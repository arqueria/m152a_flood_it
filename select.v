==> flow/design.v <==
module select(
    input wire MASTER_CLOCK,  
    input wire UP,
    input wire DOWN,
    input wire LEFT,
    input wire RIGHT,
    input wire CENTER,
	input wire [15:0] sw,
    output reg INITIALIZE_BOARD = 0,
	input wire BOARD_READY,
	input wire INIT_INIT,
	input wire CHANGING_COLOR,
	output reg COLOR_SEL_SIG = 0,
	output reg [2:0] COLOR_SELECTED = 0,
    output reg BEGIN_GAME = 0,
	input wire ACK_BEGIN_GAME,
	output reg [4:0] SIZE = 14,
	output reg [3:0] COLOR_NUM = 6,
	output reg MODE = 1,
	output reg [7:0] TRIES = 0,
	output reg [7:0] TOTAL_TRIES = 25,
    output reg [4:0] final_SIZE = 14,
	output reg [3:0] final_COLOR_NUM = 6,
	output reg sORc = 0  
);
reg ACK_UP = 0;
reg ACK_DOWN = 0;
reg ACK_LEFT = 0;
reg ACK_RIGHT = 0;
reg ACK_CENTER = 0;
reg UP_PREV = 0;
reg DOWN_PREV = 0;
reg LEFT_PREV = 0;
reg RIGHT_PREV = 0;
reg CENTER_PREV = 0;
function [7:0] getTTries;
input [4:0] CURR_SIZE;
input [3:0] CURR_COLOR_NUM;
begin
	if(CURR_SIZE == 2)
	begin
		case(CURR_COLOR_NUM)
			3 : getTTries = 1;
			4 : getTTries = 2;
			5 : getTTries = 2;
			6 : getTTries = 3;
			7 : getTTries = 4;
			8 : getTTries = 4;
		endcase
	end
	else if(CURR_SIZE == 6)
	begin
		case(CURR_COLOR_NUM)
			3 : getTTries = 5;
			4 : getTTries = 7;
			5 : getTTries = 8;
			6 : getTTries = 10;
			7 : getTTries = 12;
			8 : getTTries = 14;
		endcase
	end	
	else if(CURR_SIZE == 10)
	begin
		case(CURR_COLOR_NUM)
			3 : getTTries = 8;
			4 : getTTries = 11;
			5 : getTTries = 14;
			6 : getTTries = 17;
			7 : getTTries = 20;
			8 : getTTries = 23;
		endcase
	end
	else if(CURR_SIZE == 14)
	begin
		case(CURR_COLOR_NUM)
			3 : getTTries = 12;
			4 : getTTries = 16;
			5 : getTTries = 20;
			6 : getTTries = 25;
			7 : getTTries = 29;
			8 : getTTries = 33;
		endcase
	end	
	else if(CURR_SIZE == 18)
	begin
		case(CURR_COLOR_NUM)
			3 : getTTries = 16;
			4 : getTTries = 21;
			5 : getTTries = 26;
			6 : getTTries = 32;
			7 : getTTries = 37;
			8 : getTTries = 42;
		endcase
	end
	else if(CURR_SIZE == 22)
	begin
		case(CURR_COLOR_NUM)
			3 : getTTries = 19;
			4 : getTTries = 26;
			5 : getTTries = 32;
			6 : getTTries = 39;
			7 : getTTries = 45;
			8 : getTTries = 52;
		endcase
	end
	else if(CURR_SIZE == 26)
	begin
		case(CURR_COLOR_NUM)
			3 : getTTries = 23;
			4 : getTTries = 30;
			5 : getTTries = 38;
			6 : getTTries = 46;
			7 : getTTries = 54;
			8 : getTTries = 61;
		endcase
	end
end
endfunction
always @ (posedge MASTER_CLOCK)
begin
	UP_PREV <= UP;
	DOWN_PREV <= DOWN;
	LEFT_PREV <= LEFT;
	RIGHT_PREV <= RIGHT;
	CENTER_PREV <= CENTER;
	if (UP_PREV == 0 && UP == 1)
	begin
		ACK_UP <= 1;
		if(~ACK_UP && ~MODE)
		begin
			if(sORc)
				SIZE <= SIZE_CHANGE(0);
			else
				COLOR_NUM <= COLOR_NUM_CHANGE(0);
		end		
	end
	else 
	begin
		ACK_UP <= 0;
	end
	if (DOWN_PREV == 0 && DOWN == 1)
	begin
		ACK_DOWN <= 1;
		if(~ACK_DOWN && ~MODE)
		begin
			if(sORc)
				SIZE <= SIZE_CHANGE(1);
			else
				COLOR_NUM <= COLOR_NUM_CHANGE(1);		
		end
	end
	else 
	begin
		ACK_DOWN <= 0;
	end
	if (LEFT_PREV == 0 && LEFT == 1)
	begin
		ACK_LEFT <= 1;
        if(~ACK_LEFT && ~MODE)
            sORc <= ~sORc;
	end
	else 
	begin
		ACK_LEFT <= 0;
	end
	if(BEGIN_GAME == 1 || ACK_BEGIN_GAME == 1)
	begin
		MODE <= 1;
	end
	else if (RIGHT_PREV == 0 && RIGHT == 1)
	begin
		ACK_RIGHT <= 1;
		if(~ACK_RIGHT && INIT_INIT)
			MODE <= ~MODE;
	end
	else 
	begin
		ACK_RIGHT <= 0;
	end
	if(INITIALIZE_BOARD == 1)
	begin
		if(BOARD_READY == 1)
		begin
			INITIALIZE_BOARD <= 0;
			BEGIN_GAME <= 1;
		end
	end
	else if(BEGIN_GAME)
	begin
		if(ACK_BEGIN_GAME)
			BEGIN_GAME <= 0;
	end
	else if (CENTER_PREV == 0 && CENTER == 1)
	begin
		ACK_CENTER <= 1;
		if(~ACK_RIGHT && ~MODE)
		begin
			INITIALIZE_BOARD <= 1;
			final_SIZE <= SIZE;
			final_COLOR_NUM <= COLOR_NUM;
			TOTAL_TRIES <= getTTries(SIZE, COLOR_NUM);
		end
	end
	else if (~INIT_INIT)
	begin
		INITIALIZE_BOARD <= 1;
		final_SIZE <= SIZE;
		final_COLOR_NUM <= COLOR_NUM;
	end
	else 
	begin
		ACK_CENTER <= 0;
	end	
end
reg SW0p = 0;
reg SW1p = 0;
reg SW2p = 0;
reg SW3p = 0;
reg SW4p = 0;
reg SW5p = 0;
reg SW6p = 0;
reg SW7p = 0;
always @ (posedge MASTER_CLOCK)
begin
if(MODE)
begin
	SW0p <= sw[0];
	SW1p <= sw[1];
	SW2p <= sw[2];
	SW3p <= sw[3];
	SW4p <= sw[4];
	SW5p <= sw[5];
	SW6p <= sw[6];
	SW7p <= sw[7];
	if (~INIT_INIT)
	begin
		SW0p <= sw[0];
		SW1p <= sw[1];
		SW2p <= sw[2];
		SW3p <= sw[3];
		SW4p <= sw[4];
		SW5p <= sw[5];
		SW6p <= sw[6];
		SW7p <= sw[7];
	end
	else if (INITIALIZE_BOARD)
	begin   
		TRIES <= 0;
		COLOR_SEL_SIG <= 0;
	end
	else if(COLOR_SEL_SIG || CHANGING_COLOR)
	begin
		if(CHANGING_COLOR)
			COLOR_SEL_SIG <= 0;
	end
	else if(SW0p == ~sw[0])
	begin
		TRIES <= TRIES + 1;
		COLOR_SELECTED <= 0;
		COLOR_SEL_SIG <= 1;
	end
	else if(SW1p == ~sw[1])
	begin
		TRIES <= TRIES + 1;
		COLOR_SELECTED <= 1;
		COLOR_SEL_SIG <= 1;
	end
	else if(SW2p == ~sw[2])
	begin
		TRIES <= TRIES + 1;
		COLOR_SELECTED <= 2;
		COLOR_SEL_SIG <= 1;
	end
	else if(SW3p == ~sw[3])
	begin
		TRIES <= TRIES + 1;
		COLOR_SELECTED <= 3;
		COLOR_SEL_SIG <= 1;
	end
	else if(SW4p == ~sw[4])
	begin
		TRIES <= TRIES + 1;
		COLOR_SELECTED <= 4;
		COLOR_SEL_SIG <= 1;
	end
	else if(SW5p == ~sw[5])
	begin
		TRIES <= TRIES + 1;
		COLOR_SELECTED <= 5;
		COLOR_SEL_SIG <= 1;
	end
	else if(SW6p == ~sw[6])
	begin
		TRIES <= TRIES + 1;
		COLOR_SELECTED <= 6;
		COLOR_SEL_SIG <= 1;
	end
	else if(SW7p == ~sw[7])
	begin
		TRIES <= TRIES + 1;
		COLOR_SELECTED <= 7;
		COLOR_SEL_SIG <= 1;
	end
end
end
function [4:0] SIZE_CHANGE;
input DOWN;
begin
	if(SIZE == 2)
	begin
		if(DOWN)
			SIZE_CHANGE = 5'd26;
		else
			SIZE_CHANGE = 5'd6;
	end 
	else if(SIZE == 6)
	begin
		if(DOWN)
			SIZE_CHANGE = 5'd2;
		else
			SIZE_CHANGE = 5'd10;
	end
	else if(SIZE == 10)
	begin
		if(DOWN)
			SIZE_CHANGE = 5'd6;
		else
			SIZE_CHANGE = 5'd14;
	end
	else if(SIZE == 14)
	begin
		if(DOWN)
			SIZE_CHANGE = 5'd10;
		else
			SIZE_CHANGE = 5'd18;
	end
	else if(SIZE == 18)
	begin
		if(DOWN)
			SIZE_CHANGE = 5'd14;
		else
			SIZE_CHANGE = 5'd22;
	end
	else if(SIZE == 22)
	begin
		if(DOWN)
			SIZE_CHANGE = 5'd18;
		else
			SIZE_CHANGE = 5'd26;
	end
	else if(SIZE == 26)
	begin
		if(DOWN)
			SIZE_CHANGE = 5'd22;
		else
			SIZE_CHANGE = 5'd2;
	end
end
endfunction
function [3:0] COLOR_NUM_CHANGE;
input DOWN;
begin
	if (COLOR_NUM == 3)
	begin
		if (DOWN)
			COLOR_NUM_CHANGE = 4'd8;
		else
			COLOR_NUM_CHANGE = 4'd4;
	end
	else if (COLOR_NUM == 4)
	begin
		if (DOWN)
			COLOR_NUM_CHANGE = 4'd3;
		else
			COLOR_NUM_CHANGE = 4'd5;
	end
	else if (COLOR_NUM == 5)
	begin
		if (DOWN)
			COLOR_NUM_CHANGE = 4'd4;
		else
			COLOR_NUM_CHANGE = 4'd6;
	end
	else if (COLOR_NUM == 6)
	begin
		if (DOWN)
			COLOR_NUM_CHANGE = 4'd5;
		else
			COLOR_NUM_CHANGE = 4'd7;
	end
	else if (COLOR_NUM == 7)
	begin
		if (DOWN)
			COLOR_NUM_CHANGE = 4'd6;
		else
			COLOR_NUM_CHANGE = 4'd8;
	end
	else if (COLOR_NUM == 8)
	begin
		if (DOWN)
			COLOR_NUM_CHANGE = 4'd7;
		else
			COLOR_NUM_CHANGE = 4'd3;
	end
end
endfunction
endmodule
Step by step through the tools: select
Tool output for the design above, in the order of the flow.
Line numbers count from 1 in the design file above.
Operators carry their Yosys type and port widths (W data, S select, Z words).
Cell names lack the library's common part.
{"block": "inputs", "design": "select", "clk_port": "MASTER_CLOCK", "lib": "sky130hd", "lib_corner": "tt_025C_1v80"}

Word level
Counts by Yosys on the flattened word-level netlist (proc, flatten, opt, wreduce; memories kept). Register bits leave out memories and registers merged into their read ports (data or address). Print and check cells are left out. Cells with the same type and inputs are merged into one.
{"block": "word_totals", "inputBits": 26, "regBits": 59, "out_inout_bits": 42}
{"block": "op_classes", "n_reduce_logical": 26, "equal": 26, "bitwise": 22, "addsub": 1, "mux": 98}
{"block": "ops", "operator": "$pmux W8 S6", "n": 6}
{"block": "ops", "operator": "$mux W8", "n": 16}
{"block": "ops", "operator": "$mux W5", "n": 23}
{"block": "ops", "operator": "$mux W4", "n": 21}
{"block": "ops", "operator": "$pmux W8 S4", "n": 1}
{"block": "ops", "operator": "$mux W1", "n": 25}
{"block": "ops", "operator": "$not A1 Y1", "n": 22}
{"block": "ops", "operator": "$eq A4 B3 Y1 const B", "n": 4}
{"block": "ops", "operator": "$reduce_and A4 Y1", "n": 4}
{"block": "ops", "operator": "$eq A5 B5 Y1 const B", "n": 3}
{"block": "ops", "operator": "$mux W3", "n": 4}
{"block": "ops", "operator": "$logic_and A1 B1 Y1", "n": 10}
{"block": "ops", "operator": "$reduce_bool A10 Y1", "n": 1}
{"block": "ops", "operator": "$eq A5 B4 Y1 const B", "n": 2}
{"block": "ops", "operator": "$reduce_bool A9 Y1", "n": 1}
{"block": "ops", "operator": "$eq A1 B1 Y1", "n": 8}
{"block": "ops", "operator": "$add A8 B1 Y8 const B", "n": 1}
{"block": "ops", "operator": "$reduce_bool A8 Y1", "n": 1}
{"block": "ops", "operator": "$ne A2 B1 Y1 const B", "n": 3}
{"block": "ops", "operator": "$reduce_or A2 Y1", "n": 3}
{"block": "ops", "operator": "$eq A5 B2 Y1 const B", "n": 1}
{"block": "ops", "operator": "$eq A5 B3 Y1 const B", "n": 1}
{"block": "ops", "operator": "$reduce_and A5 Y1", "n": 1}
{"block": "ops", "operator": "$reduce_and A2 Y1", "n": 2}
{"block": "ops", "operator": "$eq A4 B2 Y1 const B", "n": 1}
{"block": "ops", "operator": "$eq A4 B4 Y1 const B", "n": 1}
{"block": "ops", "operator": "$reduce_or A4 Y1", "n": 1}
{"block": "ops", "operator": "$mux W2", "n": 2}
Other operator kinds: 3; their cells: 4.

Longest topological paths
Yosys ltp: most cells in a row. Word level: on the elaborated netlist, between registers, memories and ports. Mapped: between sequential cells and ports; inverters and the memories' decode and read muxes count.
{"block": "logic_depth", "ltp_word": 14, "ABC_AREA": 0, "mapped_depth": 7, "mapped_depth_nobuf": 5}

Netlist
Source: synth_stat.txt of the flow (Yosys; design flattened, memories mapped). It holds for the ABC_AREA given above (unset counts as 0); a run with the other value may have another netlist.
The area totals of this step are shown rounded.
{"block": "by_type", "cell_type": "edfxtp_1", "n": 38, "type_area_um2": 1.14E+03}
{"block": "by_type", "cell_type": "dfxtp_1", "n": 19, "type_area_um2": 380.365}
{"block": "by_type", "cell_type": "nor2_1", "n": 32, "type_area_um2": 120.115}
{"block": "by_type", "cell_type": "o21ai_0", "n": 21, "type_area_um2": 105.101}
{"block": "by_type", "cell_type": "a21oi_1", "n": 19, "type_area_um2": 95.091}
{"block": "by_type", "cell_type": "nand2_1", "n": 21, "type_area_um2": 78.826}
{"block": "by_type", "cell_type": "nor4b_4", "n": 3, "type_area_um2": 71.318}
{"block": "by_type", "cell_type": "xnor2_1", "n": 8, "type_area_um2": 70.067}
{"block": "by_type", "cell_type": "nor2b_1", "n": 10, "type_area_um2": 62.56}
{"block": "by_type", "cell_type": "xor2_1", "n": 7, "type_area_um2": 61.309}
{"block": "by_type", "cell_type": "buf_2", "n": 8, "type_area_um2": 40.038}
{"block": "by_type", "cell_type": "nor3_1", "n": 8, "type_area_um2": 40.038}
{"block": "by_type", "cell_type": "nand2b_1", "n": 6, "type_area_um2": 37.536}
{"block": "by_type", "cell_type": "o22ai_1", "n": 6, "type_area_um2": 37.536}
{"block": "by_type", "cell_type": "nand3_1", "n": 7, "type_area_um2": 35.034}
{"block": "by_type", "cell_type": "a31oi_1", "n": 5, "type_area_um2": 31.28}
{"block": "by_type", "cell_type": "a211oi_1", "n": 4, "type_area_um2": 30.029}
{"block": "by_type", "cell_type": "clkbuf_1", "n": 8, "type_area_um2": 30.029}
Other cell types: 41; their cells: 65.
{"block": "synth_totals", "seqArea_um2": 1500, "stdcells": 295, "area_um2": 3000, "flip_flops": 57}

Path before layout
Source: OpenSTA report_checks on the synthesized netlist (no wires, ideal clock, input and output delay 20% of the period each), path of least setup slack; recovery checks are left aside. Register names are those of the netlist, which keeps one name where synthesis merged equal registers.
{"block": "synth_timing", "kind": "input to register", "from": "input port sw[3]", "to": "register TRIES[0]", "path_delay_ps": 1541, "stages": 4, "required_ps": 3243, "path_slack_ps": 1363, "period_ps": 3630, "path_buffers": 0, "setup_ps": 387, "in_delay_ps": 726, "arrival_ps": 1880, "synth_period_reached_ps": 2267}
"path_delay_ps" = arrival - input delay + setup time.
"stages" counts driving pins, that of a launching flip-flop among them; a cell with two outputs on the path counts twice.
"synth_period_reached_ps" = period - worst setup slack (recovery checks aside). The figure is calculated, with input and output delays left at 20% of the set period.
Between the ends stands the longest chain of elaborated cells between them, by number of cells; it is not shown to be the way that was timed. Of several equally long chains one is given.
A line is the first line of the expression or statement that the cell stems from. Yosys adds cells for indexed reads and writes and turns some case tables into memories.
A register here has more assigning lines than the two given.
The path ends at the enable pin of a flip-flop; only ways to that pin are counted.
{"block": "synth_via", "path_cell_list": "xor2_1 nor3_1 a21o_1 o31ai_1", "elab_chain_cells": 4, "cells_between": 4, "lines_between": 1, "classes_between": "eq/ne: 1; logic: 1; reduce/logical: 2"}
{"block": "synth_lines", "element": "start: declaration", "line_no": 8, "text": "input wire [15:0] sw,"}
{"block": "synth_lines", "element": "$not A1 Y1", "line_no": 274, "text": "else if(SW3p == ~sw[3])"}
{"block": "synth_lines", "element": "$eq A1 B1 Y1", "line_no": 274}
{"block": "synth_lines", "element": "$reduce_bool A9 Y1"}
{"block": "synth_lines", "element": "$reduce_and A4 Y1"}
{"block": "synth_lines", "element": "end: assignment", "line_no": 270, "text": "TRIES <= TRIES + 1;"}
{"block": "synth_lines", "element": "end: assignment", "line_no": 276, "text": "TRIES <= TRIES + 1;"}
{"block": "synth_lines", "element": "end: declaration", "line_no": 20, "text": "output reg [7:0] TRIES = 0,"}

Worst path after layout
Path of least setup slack in the final report of entry A (OpenROAD, finished layout, wires in). Where an end is a register, its clock arrival counts in the times.
The path's times are printed in steps of 10 ps; the period is the one set.
{"block": "layout_timing", "kind": "register to output", "from": "register MODE", "to": "output port MODE", "out_delay_ps": 450, "required_ps": 1790, "path_slack_ps": 160, "period_ps": 2240, "path_buffers": 1, "stages": 2, "arrival_ps": 1630}
{"block": "layout_via", "path_cell_list": "dfxtp_1 clkdlybuf4s50_1", "elab_chain_cells": 0, "cells_between": 0, "lines_between": 0}
{"block": "layout_lines", "element": "start: declaration", "line_no": 19, "text": "output reg MODE = 1,"}
{"block": "layout_lines", "element": "start: assignment", "line_no": 168, "text": "MODE <= 1;"}
{"block": "layout_lines", "element": "start: assignment", "line_no": 174, "text": "MODE <= ~MODE;"}
{"block": "layout_lines", "element": "end: declaration", "line_no": 19}

==> results <==
Flow measurements of select on sky130hd: 2 stored runs with different settings, listed in no order. Input and output delays are each 20% of the period that was set; the output load is 0.01 pF.
"period_reached_ps": clock period set for the run, less the worst setup slack. It is reckoned from that one timing run; input and output delays stay at 20% of the period that was set.
"worst_setup_path_time_ps" is the time allowed to the run's worst setup path (the clock period less input and output delay, where it has them) less its slack. Clock arrival times count: a late capture clock shortens it, a late launch clock lengthens it.
"fin_power_mw" is the tool's figure for a default switching activity; nothing was simulated.
"worst_setup_path_time_ps" is given in steps of 10 ps.
The measured numbers are rounded.

Entry A
==> flow/run.sh <==
#!/bin/bash
# the make line also repeats the synthesis and layout settings of config.mk as NAME=value (left out here)
make -C /OpenROAD-flow-scripts/flow DESIGN_CONFIG=/design/flow/config.mk WORK_HOME=/design/flow/orfs CLKGATE_MAP_FILE= finish
==> flow/config.mk <==
export PLATFORM = sky130hd
export DESIGN_NAME = select
export DESIGN_NICKNAME = select
export VERILOG_FILES = /design/flow/design.v
export SDC_FILE = /design/flow/constraint.sdc
export NUM_CORES = 4
export LEC_CHECK = 0
export CAP_MARGIN = 20
export CORE_MARGIN = 2
export CORE_UTILIZATION = 25
export SLEW_MARGIN = 20
==> flow/constraint.sdc <==
create_clock -name core_clock -period 2.24 [get_ports {MASTER_CLOCK}]
set_input_delay 0.4480 -clock core_clock [delete_from_list [all_inputs] [get_ports {MASTER_CLOCK}]]
set_output_delay 0.4480 -clock core_clock [all_outputs]
set_load 0.01 [all_outputs]

==> results of entry A, as JSON <==
{
  "worst_setup_path_time_ps": 1630,
  "critical_path_kind": "register to output",
  "synth_area_um2": 3000,
  "holdWs_ps": 390,
  "fin_power_mw": 4.6,
  "cell_area_final_um2": 4100,
  "die_um2": 13000,
  "period_reached_ps": 2078,
  "worstSetupSlack_ps": 160,
  "fin_tns_ps": 0
}

Entry B
==> flow/run.sh <==
#!/bin/bash
# the make line also repeats the synthesis and layout settings of config.mk as NAME=value (left out here)
make -C /OpenROAD-flow-scripts/flow DESIGN_CONFIG=/design/flow/config.mk WORK_HOME=/design/flow/orfs CLKGATE_MAP_FILE= finish
==> flow/config.mk <==
export PLATFORM = sky130hd
export DESIGN_NAME = select
export DESIGN_NICKNAME = select
export VERILOG_FILES = /design/flow/design.v
export SDC_FILE = /design/flow/constraint.sdc
export NUM_CORES = 4
export LEC_CHECK = 0
export ABC_AREA = 0
export CAP_MARGIN = 40
export CELL_PAD_IN_SITES_GLOBAL_PLACEMENT = 0
export CORE_ASPECT_RATIO = 1.62
export CORE_MARGIN = 10
export CORE_UTILIZATION = 28
export GPL_ROUTABILITY_DRIVEN = 0
export MAX_ROUTING_LAYER = met5
export PLACE_DENSITY_LB_ADDON = 0.23
export SETUP_SLACK_MARGIN = 0.33
export SLEW_MARGIN = 15
==> flow/constraint.sdc <==
create_clock -name core_clock -period 1.88 [get_ports {MASTER_CLOCK}]
set_input_delay 0.3760 -clock core_clock [delete_from_list [all_inputs] [get_ports {MASTER_CLOCK}]]
set_output_delay 0.3760 -clock core_clock [all_outputs]
set_load 0.01 [all_outputs]

==> results of entry B, as JSON <==
{
  "worst_setup_path_time_ps": 1630,
  "critical_path_kind": "register to register",
  "synth_area_um2": 3000,
  "holdWs_ps": 240,
  "fin_power_mw": 6.2,
  "cell_area_final_um2": 4900,
  "die_um2": 15000,
  "period_reached_ps": 1634,
  "worstSetupSlack_ps": 250,
  "fin_tns_ps": 0
}
