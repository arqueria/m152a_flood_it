==> flow/design.v <==
module clk_div(
    input wire clk,  
    output reg HZ1 = 0,
    output reg HZ4 = 0,
    output reg HZ5 = 0,
    output reg HZ8 = 0,
    output reg HZ500 = 0,
    output reg HZ1000 = 0,
    output reg HZ5K = 0,
    output reg HZ10K = 0,
    output reg MHZ25 = 0,
    output reg MHZ50 = 0
);
integer HZ1_COUNT = 0;
integer HZ4_COUNT = 0;
integer HZ5_COUNT = 0;
integer HZ8_COUNT = 0;
integer HZ500_COUNT = 0;
integer HZ1000_COUNT = 0;
integer HZ5K_COUNT = 0;
integer HZ10K_COUNT = 0;
integer MHZ25_COUNT = 0;
integer MHZ50_COUNT = 0;
always @ (posedge clk)
begin
    if(HZ1_COUNT < 50_000_000 - 1)
        begin
            HZ1_COUNT <= HZ1_COUNT + 1;
        end
    else
        begin
            HZ1_COUNT <= 0;
            HZ1 <= ~HZ1;
        end
    if(HZ4_COUNT < 12_500_000 - 1)
        begin
            HZ4_COUNT <= HZ4_COUNT + 1;
        end
    else
        begin
            HZ4_COUNT <= 0;
            HZ4 <= ~HZ4;
        end
    if(HZ5_COUNT < 10_000_000 - 1)
        begin
            HZ5_COUNT <= HZ5_COUNT + 1;
        end
    else
        begin
            HZ5_COUNT <= 0;
            HZ5 <= ~HZ5;
        end
    if(HZ8_COUNT < 6_250_000 - 1)
        begin
            HZ8_COUNT <= HZ8_COUNT + 1;
        end
    else
        begin
            HZ8_COUNT <= 0;
            HZ8 <= ~HZ8;
        end
    if(HZ500_COUNT < 100_000 - 1)
        begin
            HZ500_COUNT <= HZ500_COUNT + 1;
        end
    else
        begin
            HZ500_COUNT <= 0;
            HZ500 <= ~HZ500;
        end
    if(HZ1000_COUNT < 50_000 - 1)
        begin
            HZ1000_COUNT <= HZ1000_COUNT + 1;
        end
    else
        begin
            HZ1000_COUNT <= 0;
            HZ1000 <= ~HZ1000;
        end
    if(HZ5K_COUNT < 10_000 - 1)
        begin
            HZ5K_COUNT <= HZ5K_COUNT + 1;
        end
    else
        begin
            HZ5K_COUNT <= 0;
            HZ5K <= ~HZ5K;
        end
    if(HZ10K_COUNT < 5_000 - 1)
        begin
            HZ10K_COUNT <= HZ10K_COUNT + 1;
        end
    else
        begin
            HZ10K_COUNT <= 0;
            HZ10K <= ~HZ10K;
        end
    if(MHZ25_COUNT < 2 - 1)
        begin
            MHZ25_COUNT <= MHZ25_COUNT + 1;
        end
    else
        begin
            MHZ25_COUNT <= 0;
            MHZ25 <= ~MHZ25;
        end
    MHZ50 <= ~MHZ50;
end
endmodule
# Reports on clk_div
# What the tools print for clk_div, step after step.
# Lines are those of the file above, counted from 1.
# Operators: Yosys type, input widths -> output width; for muxes data width and select width s.
# Cell names lack the library's common part.
# A cell with n/a has no value.
# design
top_module	clk_div
clock_port	clk
lib	sky130hd
pvt_corner	tt_025C_1v80

# Word-level counts
# Yosys after proc, flatten, opt, wreduce and memory -nomap, before mapping. Enables and synchronous resets that opt folds into registers are not counted as muxes. Memory bits, and registers merged into a memory's read port (data or address), are not among the register bits. Print and check cells are not counted. Equal cells are merged and count once.
# bits
regBits	298
inputBits	1
output_inout_bits	10
# classes
add_sub_neg	9
n_cmp	9
n_logic	10
# ops
cell	count
$add 32x2->32 const B	9
$lt 32x25->1 const B	2
$lt 32x14->1 const B	1
$lt 32x15->1 const B	1
$lt 32x17->1 const B	1
$lt 32x18->1 const B	1
$lt 32x2->1 const B	1
$lt 32x24->1 const B	1
$lt 32x27->1 const B	1
$not 1->1	10

# Depth
# Depth = most cells in a row (Yosys ltp): at word level without a register or memory, in the mapped netlist without a sequential cell, where the memories' decode and read muxes count.
# depth
ltp_word	1
ABC_AREA	1
ltp_mapped	12
depth_no_buf	12

# After synthesis
# The flow's flattened synthesis, as Yosys stat reports it; memories are mapped. The netlist is that of the ABC_AREA named above (0 if unset); the other value can give another one.
# by_type
cell	count	type_area_um2
dfxtp_1	289	5.79E+03
nand2_1	886	3325.69
nor2_1	462	1.73E+03
inv_1	345	1.29E+03
xor2_1	90	788.256
a21oi_1	132	660.634
nand3_1	126	630.605
xnor2_1	54	472.954
nor3_1	70	350.336
a21boi_0	42	315.302
edfxtp_1	9	270.259
nand3b_1	34	255.245
nand4_1	38	237.728
ha_1	10	125.12
nor2_2	20	125.12
buf_2	15	75.072
nand3_2	6	60.058
clkbuf_1	15	56.304
# Not listed: further types 20, cells in them 52.
# mapped
stdcells	2695
area_mm2	0.0169613
ffs	298

# Worst setup path after synthesis
# Path of least setup slack by OpenSTA after synthesis, without wires, with an ideal clock, recovery checks aside; 20% of the period is set as input and as output delay. Where synthesis merged equal registers, the netlist keeps one of their names.
# synth_timing
path_type	register to register
from	reg HZ1_COUNT[0]
to	reg HZ1
period_ns	1.92
launch_ns	0.000
t_arrival_ns	1.373
required_ns	1.631
setup_slack_ns	0.257
delay_ns	1.662
driving_pins	11
synth_period_reached_ns	1.663
# "delay_ns" = arrival - input delay + setup time.
# "driving_pins": output pins that drive a net of the path, with the launching flip-flop's if there is one; two outputs of one cell count as two.
# "synth_period_reached_ns" is the clock period less the worst setup slack; recovery checks do not enter. This is arithmetic on one report: input and output delays are still those of the set period (20% each).
# Between the ends stands the longest chain of elaborated cells between them, by number of cells; it is not shown to be the way that was timed. Of several equally long chains one is given.
# A line is the first line of the expression or statement that the cell stems from. Yosys adds cells for indexed reads and writes and turns some case tables into memories.
# synth_between
path_cell_list	dfxtp_1 ha_1 nand2_2 nor2_4 nand3_1 nand3_1 nand3_1 nand2_2 nand2_4 buf_6 inv_1
elab_chain_len	1
# synth_rtl
element	line_no	text
start: declaration	14	integer HZ1_COUNT = 0;
start: assignment	28	HZ1_COUNT <= HZ1_COUNT + 1;
start: assignment	32	HZ1_COUNT <= 0;
$lt 32x27->1	26	if(HZ1_COUNT < 50_000_000 - 1)
end: assignment	33	HZ1 <= ~HZ1;
end: declaration	3	output reg HZ1 = 0,

# Timing after layout
# Path of least setup slack in the final report of record 1 (OpenROAD, finished layout, wires in). Where an end is a register, its clock arrival counts in the times.
# layout_timing
path_type	register to output
from	reg HZ5K
to	out HZ5K
period_ns	4.13
out_delay_ns	0.83
launch_ns	0.56
t_arrival_ns	1.53
required_ns	3.30
setup_slack_ns	1.77
driving_pins	2
# layout_between
path_cell_list	edfxtp_1 clkdlybuf4s50_1
elab_chain_len	0
# layout_rtl
element	line_no	text
start: declaration	9	output reg HZ5K = 0,
start: assignment	87	HZ5K <= ~HZ5K;
end: declaration	9

FLOW RESULTS
============

Stored flow runs of clk_div (2 of them; Yosys, OpenROAD, sky130hd). They differ in their settings and are not a sequence. Constraints: input delay and output delay 20% of the set period each, output load 0.01 pF.
"timing.worst_path_ns" is the time allowed to the run's worst setup path (the clock period less input and output delay, where it has them) less its slack. Clock arrival times count: a late capture clock shortens it, a late launch clock lengthens it.

Record 1, flow files:
==> flow/run.sh <==
#!/bin/bash
# the make line also repeats the synthesis and layout settings of config.mk as NAME=value (left out here)
make -C /OpenROAD-flow-scripts/flow DESIGN_CONFIG=/design/flow/config.mk WORK_HOME=/design/flow/orfs CLKGATE_MAP_FILE= finish
==> flow/config.mk <==
export PLATFORM = sky130hd
export DESIGN_NAME = clk_div
export DESIGN_NICKNAME = clk_div
export VERILOG_FILES = /design/flow/design.v
export SDC_FILE = /design/flow/constraint.sdc
export NUM_CORES = 4
export LEC_CHECK = 0
export ABC_AREA = 1
export CAP_MARGIN = 35
export CELL_PAD_IN_SITES_GLOBAL_PLACEMENT = 2
export CORE_ASPECT_RATIO = 1.79
export CORE_MARGIN = 2
export CORE_UTILIZATION = 39
export CTS_CLUSTER_DIAMETER = 35
export CTS_CLUSTER_SIZE = 63
export GPL_ROUTABILITY_DRIVEN = 0
export MAX_ROUTING_LAYER = met4
export PLACE_DENSITY = 0.56
export SLEW_MARGIN = 35
==> flow/constraint.sdc <==
create_clock -name core_clock -period 4.13 [get_ports {clk}]
set_input_delay 0.8260 -clock core_clock [delete_from_list [all_inputs] [get_ports {clk}]]
set_output_delay 0.8260 -clock core_clock [all_outputs]
set_load 0.01 [all_outputs]

==> results of record 1, as CSV <==
result,value
dieArea_mm2,0.0452448
final_setup_ws_ns,1.773
final_cell_area_mm2,0.0192797
tns_ns,0.000
timing.worst_path_ns,1.53
worst_path_kind,"register to output"
yosys.chip_area_mm2,0.0169613

Record 2, flow files:
==> flow/run.sh <==
#!/bin/bash
# the make line also repeats the synthesis and layout settings of config.mk as NAME=value (left out here)
make -C /OpenROAD-flow-scripts/flow DESIGN_CONFIG=/design/flow/config.mk WORK_HOME=/design/flow/orfs CLKGATE_MAP_FILE= finish
==> flow/config.mk <==
export PLATFORM = sky130hd
export DESIGN_NAME = clk_div
export DESIGN_NICKNAME = clk_div
export VERILOG_FILES = /design/flow/design.v
export SDC_FILE = /design/flow/constraint.sdc
export NUM_CORES = 4
export LEC_CHECK = 0
export CAP_MARGIN = 40
export CELL_PAD_IN_SITES_GLOBAL_PLACEMENT = 0
export CORE_MARGIN = 2
export CORE_UTILIZATION = 39
export CTS_CLUSTER_SIZE = 81
export GPL_TIMING_DRIVEN = 0
export MAX_ROUTING_LAYER = met4
export PLACE_DENSITY_LB_ADDON = 0.13
export SETUP_SLACK_MARGIN = -0.1
export SLEW_MARGIN = 30
==> flow/constraint.sdc <==
create_clock -name core_clock -period 1.39 [get_ports {clk}]
set_input_delay 0.2780 -clock core_clock [delete_from_list [all_inputs] [get_ports {clk}]]
set_output_delay 0.2780 -clock core_clock [all_outputs]
set_load 0.01 [all_outputs]

==> results of record 2, as CSV <==
result,value
dieArea_mm2,0.0353271
final_setup_ws_ns,-0.523
final_cell_area_mm2,0.019829
tns_ns,-83.503
timing.worst_path_ns,1.91
worst_path_kind,"register to register"
yosys.chip_area_mm2,0.0131977
